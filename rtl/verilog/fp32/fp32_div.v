==> flow/design.v <==
module fp32_div (
    input clk,
    input rst_n,
    input  [31:0] a,
    input  [31:0] b,
    output [31:0] result
);
    localparam DIV_LATENCY = 24;
    localparam TOTAL_LATENCY = DIV_LATENCY + 1;
    wire        sign_a = a[31];
    wire [ 7:0] exp_a  = a[30:23];
    wire [22:0] mant_a = a[22:0];
    wire        sign_b = b[31];
    wire [ 7:0] exp_b  = b[30:23];
    wire [22:0] mant_b = b[22:0];
    wire is_nan_a = (exp_a == 8'hFF) && (mant_a != 0);
    wire is_inf_a = (exp_a == 8'hFF) && (mant_a == 0);
    wire is_zero_a = (exp_a == 0) && (mant_a == 0);
    wire is_nan_b = (exp_b == 8'hFF) && (mant_b != 0);
    wire is_inf_b = (exp_b == 8'hFF) && (mant_b == 0);
    wire is_zero_b = (exp_b == 0) && (mant_b == 0);
    wire [23:0] full_mant_a = {(exp_a != 0), mant_a};
    wire [23:0] full_mant_b = {(exp_b != 0), mant_b};
    wire [ 8:0] eff_exp_a = (exp_a == 0) ? 1 : exp_a;
    wire [ 8:0] eff_exp_b = (exp_b == 0) ? 1 : exp_b;
    reg         s1_special_case;
    reg  [31:0] s1_special_result;
    reg  signed [8:0] s1_exp_res;
    reg         s1_sign_res;
    reg  [46:0] s1_dividend;  
    reg  [23:0] s1_divisor;
    always @(posedge clk or negedge rst_n) begin
        if (!rst_n) begin
            s1_special_case <= 1'b0;
            s1_special_result <= 32'b0;
            s1_exp_res <= 9'b0;
            s1_sign_res <= 1'b0;
            s1_dividend <= 47'b0;
            s1_divisor <= 24'b0;
        end else begin
            s1_special_case <= 1'b0;
            s1_dividend <= {full_mant_a, 23'b0};
            s1_divisor <= full_mant_b;
            s1_sign_res <= sign_a ^ sign_b;
            s1_exp_res <= eff_exp_a - eff_exp_b + 127;
            if (is_nan_a || is_nan_b || (is_inf_a && is_inf_b) || (is_zero_a && is_zero_b)) begin
                s1_special_case <= 1'b1;
                s1_special_result <= 32'h7FC00001;  
            end else if (is_inf_a || is_zero_b) begin
                s1_special_case <= 1'b1;
                s1_special_result <= {sign_a ^ sign_b, 8'hFF, 23'b0};  
            end else if (is_zero_a || is_inf_b) begin
                s1_special_case <= 1'b1;
                s1_special_result <= {sign_a ^ sign_b, 31'b0};  
            end
        end
    end
    reg  [24:0] rem_pipe      [0:DIV_LATENCY];
    reg  [46:0] dividend_pipe [0:DIV_LATENCY];
    reg  [23:0] divisor_pipe  [0:DIV_LATENCY];
    reg  [23:0] quotient_pipe [0:DIV_LATENCY];
    always @(posedge clk or negedge rst_n) begin
        if (!rst_n) begin
            rem_pipe[0] <= 25'b0;
            dividend_pipe[0] <= 47'b0;
            divisor_pipe[0] <= 24'b0;
            quotient_pipe[0] <= 24'b0;
        end else begin
            rem_pipe[0] <= 25'b0;
            dividend_pipe[0] <= s1_dividend;
            divisor_pipe[0] <= s1_divisor;
            quotient_pipe[0] <= 24'b0;
        end
    end
    genvar i;
    generate
        for (i = 0; i < DIV_LATENCY; i = i + 1) begin : div_stages
            wire [24:0] shifted_rem = {rem_pipe[i][23:0], dividend_pipe[i][46]};
            wire [24:0] sub_res = shifted_rem - {1'b0, divisor_pipe[i]};
            wire q_bit = ~sub_res[24];
            always @(posedge clk or negedge rst_n) begin
                if (!rst_n) begin
                    rem_pipe[i+1] <= 25'b0;
                    dividend_pipe[i+1] <= 47'b0;
                    divisor_pipe[i+1] <= 24'b0;
                    quotient_pipe[i+1] <= 24'b0;
                end else begin
                    rem_pipe[i+1] <= q_bit ? sub_res : shifted_rem;
                    dividend_pipe[i+1] <= dividend_pipe[i] << 1;
                    divisor_pipe[i+1] <= divisor_pipe[i];
                    quotient_pipe[i+1] <= {quotient_pipe[i][22:0], q_bit};
                end
            end
        end
    endgenerate
    reg [TOTAL_LATENCY:0] special_case_pipe;
    reg [31:0] special_result_pipe [TOTAL_LATENCY:0];
    reg signed [8:0] exp_res_pipe [TOTAL_LATENCY:0];
    reg sign_res_pipe [TOTAL_LATENCY:0];
    always @(posedge clk or negedge rst_n) begin
        if (!rst_n) begin
            special_case_pipe[0] <= 1'b0;
            special_result_pipe[0] <= 32'b0;
            exp_res_pipe[0] <= 9'b0;
            sign_res_pipe[0] <= 1'b0;
        end else begin
            special_case_pipe[0] <= s1_special_case;
            special_result_pipe[0] <= s1_special_result;
            exp_res_pipe[0] <= s1_exp_res;
            sign_res_pipe[0] <= s1_sign_res;
        end
    end
    generate
        for(i=0; i<TOTAL_LATENCY; i=i+1) begin : prop_pipe
            always @(posedge clk or negedge rst_n) begin
                if (!rst_n) begin
                    special_case_pipe[i+1] <= 1'b0;
                    special_result_pipe[i+1] <= 32'b0;
                    exp_res_pipe[i+1] <= 9'b0;
                    sign_res_pipe[i+1] <= 1'b0;
                end else begin
                    special_case_pipe[i+1] <= special_case_pipe[i];
                    special_result_pipe[i+1] <= special_result_pipe[i];
                    exp_res_pipe[i+1] <= exp_res_pipe[i];
                    sign_res_pipe[i+1] <= sign_res_pipe[i];
                end
            end
        end
    endgenerate
    wire [23:0] final_quotient = quotient_pipe[DIV_LATENCY];
    reg  signed [ 8:0] final_exp;
    reg         [22:0] final_mant;
    always @(*) begin
        if(!final_quotient[23]) begin
            final_exp = exp_res_pipe[TOTAL_LATENCY] - 1;
            final_mant = final_quotient[22:0] << 1; 
        end else begin
            final_exp = exp_res_pipe[TOTAL_LATENCY];
            final_mant = final_quotient[22:0];
        end
    end
    reg  [ 7:0] out_exp;
    reg  [22:0] out_mant;
    always @(*) begin
        out_exp = final_exp[7:0];
        out_mant = final_mant;
        if (final_exp >= 255) begin  
            out_exp = 8'hFF;
            out_mant = 23'b0;
        end else if (final_exp <= 0) begin  
            out_mant = ({1'b1, final_mant}) >> (1 - final_exp);
            out_exp = 8'b0;
        end
    end
    reg  [31:0] result_reg;
    always @(posedge clk or negedge rst_n) begin
        if (!rst_n) begin
            result_reg <= 32'b0;
        end else begin
            if (special_case_pipe[TOTAL_LATENCY]) begin
                result_reg <= special_result_pipe[TOTAL_LATENCY];
            end else if (out_exp == 0 && out_mant == 0) begin
                result_reg <= {sign_res_pipe[TOTAL_LATENCY], 31'b0};
            end else begin
                result_reg <= {sign_res_pipe[TOTAL_LATENCY], out_exp, out_mant};
            end
        end
    end
    assign result = result_reg;
endmodule
* Tool chain data of fp32_div
What the tools print for fp32_div, step after step.
Lines are those of the file above, counted from 1.
Operators: Yosys type, input widths -> output width; for muxes data width and select width s.
Library cell names are shortened.
The mark -- stands for no value.
- Top module :: fp32_div
- Clock :: clk
- Standard-cell library :: sky130hd
- Timing corner :: tt_025C_1v80

* After elaboration
Counts by Yosys on the flattened word-level netlist (proc, flatten, opt, wreduce). Print and check cells are left out. Cells with the same type and inputs are merged into one.
- Elaborated cells :: 328
- Bits in registers :: 2969
- Bits of input ports :: 66
- Output and inout port bits :: 32
- Reduce/logical cells :: 25
- Order comparisons :: 2
- Shifts and indexed selects :: 1
- Multiplexer cells :: 39
- Equality and inequality tests :: 2
- $add $sub $neg :: 28
- Bitwise operators :: 25
** Operator list (number)
- $sub 25x24->25 :: 23
- $mux 24 :: 23
- $mux 32 :: 4
- $logic_not 23->1 :: 3
- $mux 23 :: 3
- $reduce_bool 23->1 :: 2
- $shr 24x32->23 :: 1
- $mux 8 :: 4
- $mux 31 :: 1
- $sub 1x24->25 :: 1
- $not 1->1 :: 24
- $logic_not 8->1 :: 3
- $eq 8x8->1 const B :: 2
- $reduce_bool 8->1 :: 2
- $sub 2x9->10 const A :: 1
- $logic_and 1x1->1 :: 9
- $sub 8x8->9 :: 1
- $le 9x1->1 const B :: 1
- $sub 9x2->9 const B :: 1
- $add 9x8->9 const B :: 1
- $ge 9x9->1 const B :: 1
- $mux 9 :: 1
- $logic_or 1x1->1 :: 5
- $reduce_bool 3->1 :: 1
- $mux 1 :: 3
- $xor 1x1->1 :: 1

* Logic depth
Longest topological path by Yosys (ltp), each cell counted once; first at word level (registers and memories cut), then after technology mapping (sequential cells cut; the memories' decode and read muxes count).
- Depth after elaboration :: 10
- ABC_AREA :: 0
- Gate-level depth with buffers :: 20
- Depth with buffers taken out :: 16

* After synthesis
Yosys stat after the flow's synthesis: flattened, memories mapped to cells. It holds for the ABC_AREA given above (unset counts as 0); a run with the other value may have another netlist.
The area totals of this step are shown rounded.
- Flip-flops :: 2186
- Chip area (Yosys) :: 91000 sq um
- Standard cells after synthesis :: 7372
- Sequential area :: 55000 sq um
- Buffers :: 115
** Cells by type
- dfrtp_1 :: number 2186, total area 5.47E+04 sq um
- ha_1 :: number 572, total area 7.16E+03 sq um
- mux2_2 :: number 276, total area 3.11E+03 sq um
- xnor2_1 :: number 311, total area 2.72E+03 sq um
- inv_1 :: number 701, total area 2.63E+03 sq um
- a21oi_1 :: number 435, total area 2.18E+03 sq um
- nor2_1 :: number 523, total area 1.96E+03 sq um
- o21ai_0 :: number 264, total area 1.32E+03 sq um
- xor2_1 :: number 123, total area 1.08E+03 sq um
- nand2_1 :: number 274, total area 1.03E+03 sq um
- a21o_1 :: number 121, total area 908.371 sq um
- mux2_1 :: number 80, total area 900.864 sq um
- o21a_1 :: number 95, total area 713.184 sq um
- mux2i_1 :: number 69, total area 690.662 sq um
- nor3_1 :: number 126, total area 630.605 sq um
- nor2b_1 :: number 94, total area 588.064 sq um
- nand3_1 :: number 99, total area 495.475 sq um
- fa_1 :: number 23, total area 460.442 sq um
Other cell types: 68; their cells: 1000.

* Worst setup path after synthesis
Path of least setup slack by OpenSTA after synthesis, without wires, with an ideal clock, recovery checks aside; 20% of the period is set as input and as output delay. Where synthesis merged equal registers, the netlist keeps one of their names.
- Kind :: reg2reg
- From :: register exp_res_pipe[25][0]
- To :: register result_reg[3]
- Delay of the path :: 4234 ps
- Setup slack :: 695 ps
- Path buffers :: 6
- Period :: 4930 ps
- Setup time :: 77 ps
- Required time :: 4853 ps
- Arrival time :: 4157 ps
- Stages on the path :: 19
- Launch time at the first pin :: 0 ps
- Period reached after synthesis :: 4235 ps
"delay of the path" = arrival - input delay + setup time.
"stages on the path" counts driving pins, that of a launching flip-flop among them; a cell with two outputs on the path counts twice.
"period reached after synthesis" is the clock period less the worst setup slack; recovery checks do not enter. This is arithmetic on one report: input and output delays are still those of the set period (20% each).
Between the ends stands the longest chain of elaborated cells between them, by number of cells; it is not shown to be the way that was timed. Of several equally long chains one is given.
Each line given opens the expression or statement behind the cell; cells for indexed reads and writes are added by Yosys, which also makes memories of some case tables.
A register here has more assigning lines than the two given.
- Path through :: dfrtp_1 > clkbuf_1 > inv_1 > clkbuf_1 > ha_1 > a21oi_1 > inv_1 > buf_2 > buf_1 > ha_1 > clkbuf_1 > xor2_1 > o41ai_1 > o211ai_1 > a31oi_1 > buf_2 > inv_1 > or4_1 > a21oi_1
- Length of the longest elaborated chain :: 10
- Elaborated cells on any way between the ends :: 15
- Source lines of those cells :: 7
- Classes of those cells :: add/sub (2); compare (2); shift (1); mux (7); reduce/logical (3)
** RTL lines, path post-synthesis
- start, declared :: RTL line 98 : reg signed [8:0] exp_res_pipe [TOTAL_LATENCY:0];
- start, assigned :: RTL line 119 : exp_res_pipe[i+1] <= 9'b0;
- start, assigned :: RTL line 124 : exp_res_pipe[i+1] <= exp_res_pipe[i];
- $sub 9x2->9 :: RTL line 135 : final_exp = exp_res_pipe[TOTAL_LATENCY] - 1;
- $mux 9 :: RTL line 134 : if(!final_quotient[23]) begin
- $sub 2x9->10 :: RTL line 151 : out_mant = ({1'b1, final_mant}) >> (1 - final_exp);
- $shr 24x32->23 :: RTL line 151
- $mux 23 :: RTL line 150 : end else if (final_exp <= 0) begin
- $mux 23 :: RTL line 147 : if (final_exp >= 255) begin
- $logic_not 23->1 :: RTL line 162 : end else if (out_exp == 0 && out_mant == 0) begin
- $logic_and 1x1->1 :: RTL line 162
- $mux 31 :: RTL line 162
- $mux 32 :: RTL line 160 : if (special_case_pipe[TOTAL_LATENCY]) begin
- end, assigned :: RTL line 161 : result_reg <= special_result_pipe[TOTAL_LATENCY];
- end, assigned :: RTL line 163 : result_reg <= {sign_res_pipe[TOTAL_LATENCY], 31'b0};
- end, declared :: RTL line 155 : reg  [31:0] result_reg;

* Path in the finished layout
Path of least setup slack in the final report of stored run 1 (OpenROAD, finished layout, wires in). Where an end is a register, its clock arrival counts in the times.
The path's times are printed in steps of 10 ps; the period is the one set.
- Kind :: reg2reg
- From :: register exp_res_pipe[25][0]
- To :: register result_reg[19]
- Required time :: 7410 ps
- Launch time at the first pin :: 760 ps
- Period :: 6770 ps
- Arrival time :: 6120 ps
- Path buffers :: 2
- Setup time :: 120 ps
- Stages on the path :: 17
- Setup slack :: 1290 ps
Between the ends stands the longest chain of elaborated cells between them, by number of cells; it is not shown to be the way that was timed. Of several equally long chains one is given.
A register here has more assigning lines than the two given.
- Path through :: dfrtp_1 > buf_4 > inv_1 > ha_1 > a21oi_2 > buf_4 > inv_1 > ha_1 > xor2_1 > nand4_1 > o41ai_1 > o211ai_1 > a31oi_1 > nand2_1 > nor2_1 > a21oi_1 > a311oi_1
- Length of the longest elaborated chain :: 10
- Elaborated cells on any way between the ends :: 15
- Source lines of those cells :: 7
- Classes of those cells :: add/sub (2); compare (2); shift (1); mux (7); reduce/logical (3)
** RTL lines, path post-layout
- start, declared :: RTL line 98 : reg signed [8:0] exp_res_pipe [TOTAL_LATENCY:0];
- start, assigned :: RTL line 119 : exp_res_pipe[i+1] <= 9'b0;
- start, assigned :: RTL line 124 : exp_res_pipe[i+1] <= exp_res_pipe[i];
- $sub 9x2->9 :: RTL line 135 : final_exp = exp_res_pipe[TOTAL_LATENCY] - 1;
- $mux 9 :: RTL line 134 : if(!final_quotient[23]) begin
- $sub 2x9->10 :: RTL line 151 : out_mant = ({1'b1, final_mant}) >> (1 - final_exp);
- $shr 24x32->23 :: RTL line 151
- $mux 23 :: RTL line 150 : end else if (final_exp <= 0) begin
- $mux 23 :: RTL line 147 : if (final_exp >= 255) begin
- $logic_not 23->1 :: RTL line 162 : end else if (out_exp == 0 && out_mant == 0) begin
- $logic_and 1x1->1 :: RTL line 162
- $mux 31 :: RTL line 162
- $mux 32 :: RTL line 160 : if (special_case_pipe[TOTAL_LATENCY]) begin
- end, assigned :: RTL line 161 : result_reg <= special_result_pipe[TOTAL_LATENCY];
- end, assigned :: RTL line 163 : result_reg <= {sign_res_pipe[TOTAL_LATENCY], 31'b0};
- end, declared :: RTL line 155 : reg  [31:0] result_reg;

Memo
Re: implementation data of fp32_div

Below are 2 stored runs of the flow (Yosys, OpenROAD; platform sky130hd) on fp32_div, each with its settings and what was measured, unordered. Constraints: input delay and output delay 20% of the set period each, output load 0.01 pF.
"reached clock period" = clock period - worst setup slack. The figure is calculated, with input and output delays left at 20% of the set period.
"time of the worst setup path" = time allowed to the worst setup path (clock period - input delay - output delay, where it has them) - its slack; a late launch clock adds to it, a late capture clock takes from it.
"power" rests on the timing tool's default activity at the inputs, not on a simulated workload.
"time of the worst setup path" is given in steps of 10 ps.
Measured values are rounded.

* Stored run 1
** Files
==> flow/run.sh <==
#!/bin/bash
# the make line also repeats the synthesis and layout settings of config.mk as NAME=value (left out here)
make -C /OpenROAD-flow-scripts/flow DESIGN_CONFIG=/design/flow/config.mk WORK_HOME=/design/flow/orfs CLKGATE_MAP_FILE= finish
==> flow/config.mk <==
export PLATFORM = sky130hd
export DESIGN_NAME = fp32_div
export DESIGN_NICKNAME = fp32_div
export VERILOG_FILES = /design/flow/design.v
export SDC_FILE = /design/flow/constraint.sdc
export NUM_CORES = 4
export LEC_CHECK = 0
export ABC_AREA = 0
export CAP_MARGIN = 25
export CELL_PAD_IN_SITES_GLOBAL_PLACEMENT = 0
export CORE_MARGIN = 2
export CORE_UTILIZATION = 25
export CTS_CLUSTER_DIAMETER = 218
export CTS_CLUSTER_SIZE = 30
export GPL_ROUTABILITY_DRIVEN = 0
export MIN_ROUTING_LAYER = met2
export PLACE_DENSITY_LB_ADDON = 0.23
export SETUP_SLACK_MARGIN = 0.29
export SLEW_MARGIN = 20
export TNS_END_PERCENT = 15
==> flow/constraint.sdc <==
create_clock -name core_clock -period 6.77 [get_ports {clk}]
set_input_delay 1.3540 -clock core_clock [delete_from_list [all_inputs] [get_ports {clk}]]
set_output_delay 1.3540 -clock core_clock [all_outputs]
set_load 0.01 [all_outputs]
** Results
- Summed negative setup slack :: 0 ps
- Power :: 43000 µW
- Reached clock period :: 5478 ps
- Worst slack on setup checks :: 1300 ps
- Area of the synthesized netlist :: 91000 sq um
- Time of the worst setup path :: 5480 ps
- Class of the worst setup path :: reg2reg
- Die footprint :: 370000 sq um
- Post-route utilization :: 28 %
- Standard-cell area of the final layout :: 100000 sq um

* Stored run 2
** Files
==> flow/run.sh <==
#!/bin/bash
# the make line also repeats the synthesis and layout settings of config.mk as NAME=value (left out here)
make -C /OpenROAD-flow-scripts/flow DESIGN_CONFIG=/design/flow/config.mk WORK_HOME=/design/flow/orfs CLKGATE_MAP_FILE= finish
==> flow/config.mk <==
export PLATFORM = sky130hd
export DESIGN_NAME = fp32_div
export DESIGN_NICKNAME = fp32_div
export VERILOG_FILES = /design/flow/design.v
export SDC_FILE = /design/flow/constraint.sdc
export NUM_CORES = 4
export LEC_CHECK = 0
export CAP_MARGIN = 20
export CORE_MARGIN = 2
export CORE_UTILIZATION = 40
export SETUP_SLACK_MARGIN = 1.34
export SLEW_MARGIN = 20
==> flow/constraint.sdc <==
create_clock -name core_clock -period 5.13 [get_ports {clk}]
set_input_delay 1.0260 -clock core_clock [delete_from_list [all_inputs] [get_ports {clk}]]
set_output_delay 1.0260 -clock core_clock [all_outputs]
set_load 0.01 [all_outputs]
** Results
- Summed negative setup slack :: 0 ps
- Power :: 67000 µW
- Reached clock period :: 3802 ps
- Worst slack on setup checks :: 1300 ps
- Area of the synthesized netlist :: 91000 sq um
- Time of the worst setup path :: 3800 ps
- Class of the worst setup path :: reg2reg
- Die footprint :: 230000 sq um
- Post-route utilization :: 47 %
- Standard-cell area of the final layout :: 110000 sq um
